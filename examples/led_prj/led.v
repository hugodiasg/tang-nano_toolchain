==> flow/design.v <==
module led (
    input sys_clk,
    input sys_rst_n,
    output reg [2:0] led  
);
reg [23:0] counter;
always @(posedge sys_clk or negedge sys_rst_n) begin
    if (!sys_rst_n)
        counter <= 24'd0;
    else if (counter < 24'd1200_0000)        
        counter <= counter + 1;
    else
        counter <= 24'd0;
end
always @(posedge sys_clk or negedge sys_rst_n) begin
    if (!sys_rst_n)
        led <= 3'b110;
    else if (counter == 24'd1200_0000)        
        led[2:0] <= {led[1:0],led[2]};
    else
        led <= led;
end
endmodule
**Reports on led**

The steps from the RTL of led to its reports follow in flow order.
Line numbers count from 1 in the design file above.
Library cell names are shortened.
The mark -- stands for no value.

- Top module: led
- Clock port: sys_clk
- Cell library: sky130hd
- Corner: tt_025C_1v80

**Word-level counts**

Counts by Yosys on the flattened word-level netlist (proc, flatten, opt, wreduce; memories kept). Register bits leave out memories and registers merged into their read ports (data or address); mux counts leave out enables and synchronous resets folded into registers. Print and check cells are left out. Cells with the same type and inputs are merged into one.

- Register bits: 27
- Output and inout bits: 3

- $add $sub $neg: 1
- Muxes and demuxes: 1
- Equal/unequal tests: 1
- $lt $le $gt $ge: 1

Operator list:

| cell | number |
|---|---|
| 24-bit by 1-bit adder with 24-bit output (second input constant) | 1 |
| 24-bit < comparator (second input constant) | 1 |
| 24-bit equality test (second input constant) | 1 |
| 24-bit two-way mux | 1 |

**Longest topological paths**

Yosys ltp: most cells in a row. Word level: on the elaborated netlist, between registers, memories and ports. Mapped: between sequential cells and ports; inverters and the memories' decode and read muxes count.

- Depth after elaboration: 2
- ABC_AREA: 0
- Depth in mapped cells: 6
- Mapped depth without buffers: 6

**Synthesis result**

Yosys stat after the flow's synthesis: flattened, memories mapped to cells. It holds for the ABC_AREA given above (unset counts as 0); a run with the other value may have another netlist.
The area totals of this step are shown rounded.

- Area of sequential cells: 678 um2
- Buffer cells: 6
- Cells in the netlist: 147
- Mapped flip-flops: 27
- Cell area after synthesis: 1460 um2

Cell types:

| cell type | number | total area (um2) |
|---|---|---|
| dfrtp_1 | 25 | 625.6 |
| nor2_1 | 16 | 60.058 |
| nand3_1 | 11 | 55.053 |
| dfstp_2 | 2 | 52.55 |
| xnor2_1 | 6 | 52.55 |
| xor2_1 | 6 | 52.55 |
| a21oi_1 | 8 | 40.038 |
| and3_1 | 6 | 37.536 |
| nand4_1 | 6 | 37.536 |
| mux2_2 | 3 | 33.782 |
| o31ai_1 | 4 | 30.029 |
| ha_1 | 2 | 25.024 |
| nor4_1 | 4 | 25.024 |
| inv_1 | 6 | 22.522 |
| or4_1 | 3 | 22.522 |
| or4_4 | 2 | 22.522 |
| nand4_4 | 1 | 21.27 |
| nor3_1 | 4 | 20.019 |

Not listed: further types 22, cells in them 32.

**Path before layout**

Source: OpenSTA report_checks on the synthesized netlist (no wires, ideal clock, input and output delay 20% of the period each), path of least setup slack; recovery checks are left aside. Register names are those of the netlist, which keeps one name where synthesis merged equal registers.

- Kind: reg2reg
- Start: register counter[0]
- End: register counter[18]
- Setup slack: 0.296 ns
- Arrival time: 1.671 ns
- Path buffers: 1
- Setup time: 0.073 ns
- Time at the first pin: 0.000 ns
- Required time: 1.967 ns
- Stages on the path: 7
- Period: 2.04 ns
- Path delay: 1.744 ns
- Synthesis period reached: 1.744 ns

"path delay" = arrival - input delay + setup time.
"stages on the path" counts driving pins, that of a launching flip-flop among them; a cell with two outputs on the path counts twice.
"synthesis period reached" is the clock period less the worst setup slack; recovery checks do not enter. This is arithmetic on one report: input and output delays are still those of the set period (20% each).
Between the ends stands the longest chain of elaborated cells between them, by number of cells; it is not shown to be the way that was timed. Of several equally long chains one is given.
Each line given opens the expression or statement behind the cell; cells for indexed reads and writes are added by Yosys, which also makes memories of some case tables.
A register here has more assigning lines than the two given.

- Path through: dfrtp_1 > ha_1 > nand3_1 > or2_1 > buf_6 > or4_4 > a21oi_2
- Cells in the longest elaborated chain: 2
- Elaborated cells between the ends (all ways): 3
- RTL lines with such cells: 2

RTL lines, path post-synthesis:

| element | RTL line | source |
|---|---|---|
| start, declared | 6 | `reg [23:0] counter;` |
| start, assigned | 9 | `counter <= 24'd0;` |
| start, assigned | 11 | `counter <= counter + 1;` |
| 24-bit by 1-bit adder with 24-bit output | 11 |  |
| 24-bit two-way mux | 10 | `else if (counter < 24'd1200_0000)` |
| end, assigned | 9 |  |
| end, assigned | 11 |  |
| end, declared | 6 |  |

**Path in the finished layout**

From the final timing report of stored run 1: the path of least setup slack in the routed layout; clock arrival at registers is part of the times.

- Kind: reg2out
- Start: register led[2]
- End: output led[2]
- Period: 3.35 ns
- Time at the first pin: 0.33 ns
- Arrival time: 1.42 ns
- External output delay: 0.67 ns
- Path buffers: 1
- Required time: 2.68 ns
- Setup slack: 1.26 ns
- Stages on the path: 2

A register here has more assigning lines than the two given.

- Path through: dfstp_2 > clkdlybuf4s50_1
- Cells in the longest elaborated chain: 0
- Elaborated cells between the ends (all ways): 0
- RTL lines with such cells: 0

RTL lines, path post-layout:

| element | RTL line | source |
|---|---|---|
| start, declared | 4 | `output reg [2:0] led` |
| start, assigned | 19 | `led[2:0] <= {led[1:0],led[2]};` |
| start, assigned | 21 | `led <= led;` |
| end, declared | 4 |  |

--- measured runs ---
2 stored runs of led in the flow (synthesis by Yosys, layout by OpenROAD, sky130hd cells), in arbitrary order. Constraints: input delay and output delay 20% of the set period each, output load 0.01 pF.
"total power after layout" rests on the timing tool's default activity at the inputs, not on a simulated workload.
Results are given in rounded form.

### Stored run 1

Settings: `period_ns=3.35`, `CORE_UTILIZATION=52`, `SETUP_SLACK_MARGIN=0.75`, `PLACE_DENSITY_LB_ADDON=0.26`, `CORE_ASPECT_RATIO=1.15`, `CORE_MARGIN=8`, `CELL_PAD_IN_SITES_GLOBAL_PLACEMENT=1`, `GPL_TIMING_DRIVEN=0`, `CTS_CLUSTER_DIAMETER=266`, `SLEW_MARGIN=30`, `MIN_ROUTING_LAYER=met2`, `CAP_MARGIN=20`

- Standard-cell area after routing: 1560 um2
- Mapped cell area after synthesis: 1460 um2
- Die size: 4760 um2
- Utilization after layout: 58.8%
- Worst slack on setup checks: 1.26 ns
- Final setup TNS: 0.000 ns
- Total power after layout: 0.000476 W

### Stored run 2

Settings: `period_ns=2.99`, `CORE_UTILIZATION=65`, `PLACE_DENSITY_LB_ADDON=0.09`, `CELL_PAD_IN_SITES_DETAIL_PLACEMENT=0`, `TNS_END_PERCENT=35`, `CTS_CLUSTER_SIZE=89`, `CTS_CLUSTER_DIAMETER=258`, `CAP_MARGIN=20`, `MAX_ROUTING_LAYER=met5`, `CORE_MARGIN=2`, `SLEW_MARGIN=20`

- Standard-cell area after routing: 1540 um2
- Mapped cell area after synthesis: 1460 um2
- Die size: 2640 um2
- Utilization after layout: 70.9%
- Worst slack on setup checks: 0.980 ns
- Final setup TNS: 0.000 ns
- Total power after layout: 0.000529 W
--- end ---
