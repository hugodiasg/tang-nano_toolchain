==> flow/design.v <==
module PWM #(
    parameter DATA_WIDTH = 8
)(
    input clk,
    input [DATA_WIDTH-1:0] threshold,
    input nrst,
    output reg pwm
);
    reg [DATA_WIDTH-1:0] counter;
    reg [DATA_WIDTH-1:0] regthreshold;
    always @(posedge clk) begin
        if (!nrst)
        begin
           regthreshold <= threshold;                
        end else begin
            counter <= counter + 1;
            if (counter >= regthreshold) begin
                pwm <= 1;
            end else begin
                pwm <= 0;
            end      
        end
    end
endmodule
Reports on PWM
The steps from the RTL of PWM to its reports follow in flow order.
Lines are those of the file above, counted from 1.
A cell with - has no value.

set-up
  top module = PWM
  clock input = clk
  cell library = sky130hd
  library corner = tt_025C_1v80

After elaboration
Source: Yosys, flattened and elaborated, memories not mapped. Widths are those after wreduce; folded enables and synchronous resets count as part of the registers. Registers that Yosys merges into a memory's read port (data or address) are not register bits. Print and check cells do not count. Equal cells are merged and count once.

storage and ports
  flip-flop bits (word level) = 17
  input port bits = 10
  output and inout bits = 1
  cells after elaboration = 6

cells by class
  $add $sub $neg = 1
  order comparisons = 1
  multiplexer cells = 1

operator list
  kind                                          count
  adder 8 x 1 -> 8 bit (second input constant)  1
  greater-or-equal comparator 8 bit             1
  two-way mux 1 bit                             1

Longest topological paths
Yosys ltp: most cells in a row. Word level: on the elaborated netlist, between registers, memories and ports. Mapped: between sequential cells and ports; inverters and the memories' decode and read muxes count.

depth
  word-level depth = 2
  ABC_AREA = 0
  depth in mapped cells = 5

Mapped cells and area
Source: synth_stat.txt of the flow (Yosys; design flattened, memories mapped). It holds for the ABC_AREA given above (unset counts as 0); a run with the other value may have another netlist.
The area totals of this step are shown rounded.

mapped netlist
  cells in the netlist = 57
  synthesis area = 830 µm²
  sequential part of the area = 510 µm²
  flip-flops = 17

cells by type
  cell type                   count  area in all (µm²)
  sky130_fd_sc_hd__edfxtp_1   17     510.49
  sky130_fd_sc_hd__ha_1       9      112.608
  sky130_fd_sc_hd__xnor2_1    4      35.034
  sky130_fd_sc_hd__inv_1      9      33.782
  sky130_fd_sc_hd__a2111oi_4  1      27.526
  sky130_fd_sc_hd__xor2_1     2      17.517
  sky130_fd_sc_hd__o21a_1     2      15.014
  sky130_fd_sc_hd__nand2b_4   1      13.763
  sky130_fd_sc_hd__nand4_1    2      12.512
  sky130_fd_sc_hd__a21oi_1    2      10.01
  sky130_fd_sc_hd__nand3_1    2      10.01
  sky130_fd_sc_hd__and4_1     1      8.758
  sky130_fd_sc_hd__nand2_1    2      7.507
  sky130_fd_sc_hd__o31ai_1    1      7.507
  sky130_fd_sc_hd__and3_1     1      6.256
  sky130_fd_sc_hd__nor2_1     1      3.754

Timing after synthesis
Source: OpenSTA report_checks on the synthesized netlist (no wires, ideal clock, input and output delay 20% of the period each), path of least setup slack; recovery checks are left aside. Register names are those of the netlist, which keeps one name where synthesis merged equal registers.

path post-synthesis
  path type = reg2reg
  from = register counter[0]
  to = register pwm
  clock period = 2.05 ns
  arrival = 1.239 ns
  path slack = 0.549 ns
  delay of the path = 1.500 ns
  stages on the path = 6
  buffers on the path = 0
  synthesis period reached = 1.501 ns

"delay of the path" = arrival - input delay + setup time.
"stages on the path": output pins that drive a net of the path, with the launching flip-flop's if there is one; two outputs of one cell count as two.
"synthesis period reached" is the clock period less the worst setup slack; recovery checks do not enter. This is arithmetic on one report: input and output delays are still those of the set period (20% each).
Between the ends stands the longest chain of elaborated cells between them, by number of cells; it is not shown to be the way that was timed. Of several equally long chains one is given.
A line is the first line of the expression or statement that the cell stems from. Yosys adds cells for indexed reads and writes and turns some case tables into memories.

between the ends, post-synthesis
  cells stage by stage = sky130_fd_sc_hd__edfxtp_1 -> sky130_fd_sc_hd__inv_1 -> sky130_fd_sc_hd__ha_1 -> sky130_fd_sc_hd__nand2b_4 -> sky130_fd_sc_hd__a2111oi_4 -> sky130_fd_sc_hd__o31ai_1
  cells in the longest elaborated chain = 2
  elaborated cells between the ends (all ways) = 2
  RTL lines with such cells = 1
  classes of those cells = 1 x compare; 1 x mux

RTL lines, path post-synthesis
  element                            RTL line  text
  from (decl)                        9         reg [DATA_WIDTH-1:0] counter;
  from (assign)                      16        counter <= counter + 1;
  greater-or-equal comparator 8 bit  17        if (counter >= regthreshold) begin
  two-way mux 1 bit                  17
  to (assign)                        18        pwm <= 1;
  to (assign)                        20        pwm <= 0;
  to (decl)                          7         output reg pwm

Worst path after layout
From the final timing report of flow run B: the path of least setup slack in the routed layout; clock arrival at registers is part of the times.

path post-layout
  path type = reg2out
  from = register pwm
  to = output pwm
  clock period = 2.75 ns
  external output delay = 0.55 ns
  arrival = 1.14 ns
  path slack = 1.06 ns
  stages on the path = 2
  buffers on the path = 1

between the ends, post-layout
  cells stage by stage = sky130_fd_sc_hd__edfxtp_1 -> sky130_fd_sc_hd__clkdlybuf4s50_1
  cells in the longest elaborated chain = 0
  elaborated cells between the ends (all ways) = 0
  RTL lines with such cells = 0

RTL lines, path post-layout
  element        RTL line  text
  from (decl)    7         output reg pwm
  from (assign)  18        pwm <= 1;
  from (assign)  20        pwm <= 0;
  to (decl)      7

Appendix: measured runs

2 stored runs of PWM in the flow (synthesis by Yosys, layout by OpenROAD, sky130hd cells), in arbitrary order. Constraints: input delay and output delay 20% of the set period each, output load 0.01 pF.
"clock period reached" is the run's clock period less its worst setup slack. It is reckoned from that one timing run; input and output delays stay at 20% of the period that was set.
"allowed time less slack (worst setup path)": the worst setup path's part of the clock period (all of it between registers, 20% less for each end at a port) less its slack. A launch clock that arrives late makes it longer, a capture clock that arrives late makes it shorter.
Measured values are rounded.
Among the settings, - means not set for that run.
Among the results, - means that no value is shown for the run.

name                                             flow run A  flow run B
period_ns                                        2.73        2.75
CORE_UTILIZATION                                 72          39
CORE_ASPECT_RATIO                                0.64        0.94
CELL_PAD_IN_SITES_GLOBAL_PLACEMENT               2           -
CELL_PAD_IN_SITES_DETAIL_PLACEMENT               0           -
ABC_AREA                                         1           -
GPL_ROUTABILITY_DRIVEN                           0           0
CTS_CLUSTER_SIZE                                 39          -
MAX_ROUTING_LAYER                                met5        -
CAP_MARGIN                                       20          20
CORE_MARGIN                                      2           2
SLEW_MARGIN                                      20          20
SETUP_SLACK_MARGIN                               -           0.75
PLACE_DENSITY_LB_ADDON                           -           0.08
HOLD_SLACK_MARGIN                                -           0.07
TNS_END_PERCENT                                  -           45
GPL_TIMING_DRIVEN                                -           1
CTS_CLUSTER_DIAMETER                             -           279
clock period reached (ns)                        -           1.686
total negative setup slack (ns)                  -           0.000
worst slack on setup checks (ns)                 -           1.1
die size (µm²)                                   -           2500
allowed time less slack (worst setup path) (ns)  -           1.14
critical path kind                               -           reg2out
standard-cell area of the final layout (µm²)     -           990
smallest hold slack (ns)                         -           0.61
chip area in the Yosys report (µm²)              -           830

Flow run A: did not finish, floorplanning stopped with PDN-0185
