==> flow/design.v <==
module clock_divider
  #(parameter WIDTH = 8)
(
  input clk_in, nrst,
  input [WIDTH-1:0] scale,
  output clk_out 
);
  integer count;  
  integer CONST = 258830;  
  reg [31:0] true_scale;  
  reg signal_clk_out;  
  initial begin
      signal_clk_out = 0;
      count = 0;
      signal_clk_out = 0;
  end
  always @(posedge clk_in) begin 
    if (!nrst) begin
      signal_clk_out <= 0;
      count <= 0;
      true_scale <= scale * CONST;  
    end
    else begin
        if (count == (true_scale / 2 - 1)) begin
          signal_clk_out <= ~signal_clk_out;  
          count <= 0;
        end else begin 
          count <= count + 1;
        end
    end 
  end
  assign clk_out = (true_scale == 0) ? clk_in : signal_clk_out;  
endmodule
======== Reports on clock_divider ========
The steps from the RTL of clock_divider to its reports follow in flow order.
Lines are those of the file above, counted from 1.
Cell names lack the library's common part.
Not given: -
design
  top ..................................... clock_divider
  clock port .............................. clk_in
  standard-cell library ................... sky130hd
  timing corner ........................... tt_025C_1v80

======== Word level ========
Source: Yosys, flattened and elaborated, memories not mapped. Widths are those after wreduce. Registers that Yosys merges into a memory's read port (data or address) are not register bits. Print and check cells do not count. Equal cells are merged and count once.
operators by class
  reductions and logical operators ........ 2
  bitwise logic cells ..................... 2
  multiplexer cells ....................... 1
  $mul .................................... 1
  add/sub/neg operators ................... 2
  equal/unequal tests ..................... 1
operators by type and width
  kind                                         count
  multiplier 8 x 17 -> 25 bit with constant B  1
  subtractor 31 x 1 -> 32 bit with constant B  1
  adder 32 x 2 -> 32 bit with constant B       1
  equality test 32 bit                         1
  logical NOT 32 bit                           1
  inverter 1 bit                               2
  OR reduction 2 bit                           1
  2-to-1 mux 1 bit                             1
bit counts
  input port bits ......................... 10
  bits in registers ....................... 64
  cells after elaboration ................. 12
  output and inout bits ................... 1

======== Logic depth ========
Yosys ltp: most cells in a row. Word level: on the elaborated netlist, between registers, memories and ports. Mapped: between sequential cells and ports; inverters and the memories' decode and read muxes count.
logic depth
  word-level depth ........................ 3
  ABC_AREA ................................ 0
  mapped depth ............................ 17
  gate-level depth less buffers ........... 17

======== Mapped cells and area ========
Source: synth_stat.txt of the flow (Yosys; design flattened, memories mapped). It holds for the ABC_AREA given above (unset counts as 0); a run with the other value may have another netlist.
mapped netlist
  sequential part of the area ............. 0.0014114 mm²
  synthesis area .......................... 0.0054152 mm²
  buffer cells ............................ 12
  flip-flop cells ......................... 58
  cells in the netlist .................... 585
cell types
  cell      count  total area (µm²)
  ha_1      65     813.28
  edfxtp_1  25     750.72
  dfxtp_1   33     660.634
  fa_1      33     660.634
  xnor2_1   45     394.128
  xor2_1    37     324.061
  inv_1     68     255.245
  nor2_1    61     228.97
  nand3_1   19     95.091
  o21ai_0   19     95.091
  a21oi_1   18     90.086
  nor3_1    18     90.086
  nand2_1   23     86.333
  and3_1    10     62.56
  nand2b_1  8      50.048
  buf_6     4      45.043
  or4_1     6      45.043
  nor4_1    7      43.792
Not listed: further types 36, cells in them 86.

Subject: flow runs of clock_divider

Hi,

Measured results for clock_divider: 2 stored runs of the Yosys and OpenROAD flow on sky130hd. The settings differ; the order carries no meaning. The constraints put input and output delay at 20% of the set period each and load the outputs with 0.01 pF.
"achieved period" means the clock period less the worst setup slack. The figure is calculated, with input and output delays left at 20% of the set period.
"time of the worst setup path": the worst setup path's part of the clock period (all of it between registers, 20% less for each end at a port) less its slack. A launch clock that arrives late makes it longer, a capture clock that arrives late makes it shorter.
By "total power of the final layout" is meant OpenSTA's value without simulated activity: inputs other than the clock are taken to toggle once in ten clock periods, and the tool carries that through the logic.

======== run 1 ========
==> flow/run.sh <==
#!/bin/bash
# the make line also repeats the synthesis and layout settings of config.mk as NAME=value (left out here)
make -C /OpenROAD-flow-scripts/flow DESIGN_CONFIG=/design/flow/config.mk WORK_HOME=/design/flow/orfs CLKGATE_MAP_FILE= finish
==> flow/config.mk <==
export PLATFORM = sky130hd
export DESIGN_NAME = clock_divider
export DESIGN_NICKNAME = clock_divider
export VERILOG_FILES = /design/flow/design.v
export SDC_FILE = /design/flow/constraint.sdc
export NUM_CORES = 4
export LEC_CHECK = 0
export CAP_MARGIN = 20
export CORE_MARGIN = 2
export CORE_UTILIZATION = 40
export SETUP_SLACK_MARGIN = -0.05
export SLEW_MARGIN = 20
==> flow/constraint.sdc <==
create_clock -name core_clock -period 5.62 [get_ports {clk_in}]
set_input_delay 1.1240 -clock core_clock [delete_from_list [all_inputs] [get_ports {clk_in}]]
set_output_delay 1.1240 -clock core_clock [all_outputs]
set_load 0.01 [all_outputs]

-------- measured, run 1 --------
  synthesized cell area ................... 0.0054152 mm²
  area inside the die boundary ............ 0.0144841 mm²
  standard-cell area after layout ......... 0.0061434 mm²
  post-route utilization .................. 0.464
  setup slack of the worst path ........... 0.449 ns
  final setup TNS ......................... 0.000 ns
  worst hold slack in the final report .... 0.532 ns
  total power of the final layout ......... 2418 uW
  achieved period ......................... 5.171 ns
  time of the worst setup path ............ 4.05 ns
  worst setup path kind ................... input port to flip-flop

======== run 2 ========
==> flow/run.sh <==
#!/bin/bash
# the make line also repeats the synthesis and layout settings of config.mk as NAME=value (left out here)
make -C /OpenROAD-flow-scripts/flow DESIGN_CONFIG=/design/flow/config.mk WORK_HOME=/design/flow/orfs CLKGATE_MAP_FILE= finish
==> flow/config.mk <==
export PLATFORM = sky130hd
export DESIGN_NAME = clock_divider
export DESIGN_NICKNAME = clock_divider
export VERILOG_FILES = /design/flow/design.v
export SDC_FILE = /design/flow/constraint.sdc
export NUM_CORES = 4
export LEC_CHECK = 0
export ABC_AREA = 1
export CAP_MARGIN = 25
export CELL_PAD_IN_SITES_DETAIL_PLACEMENT = 1
export CELL_PAD_IN_SITES_GLOBAL_PLACEMENT = 0
export CORE_ASPECT_RATIO = 1.4
export CORE_MARGIN = 3
export CORE_UTILIZATION = 67
export GPL_TIMING_DRIVEN = 0
export SETUP_SLACK_MARGIN = 0.86
export SLEW_MARGIN = 20
export TNS_END_PERCENT = 55
==> flow/constraint.sdc <==
create_clock -name core_clock -period 4.64 [get_ports {clk_in}]
set_input_delay 0.9280 -clock core_clock [delete_from_list [all_inputs] [get_ports {clk_in}]]
set_output_delay 0.9280 -clock core_clock [all_outputs]
set_load 0.01 [all_outputs]

-------- run 2 --------
  incomplete, placement halted on DPL-0033

Regards
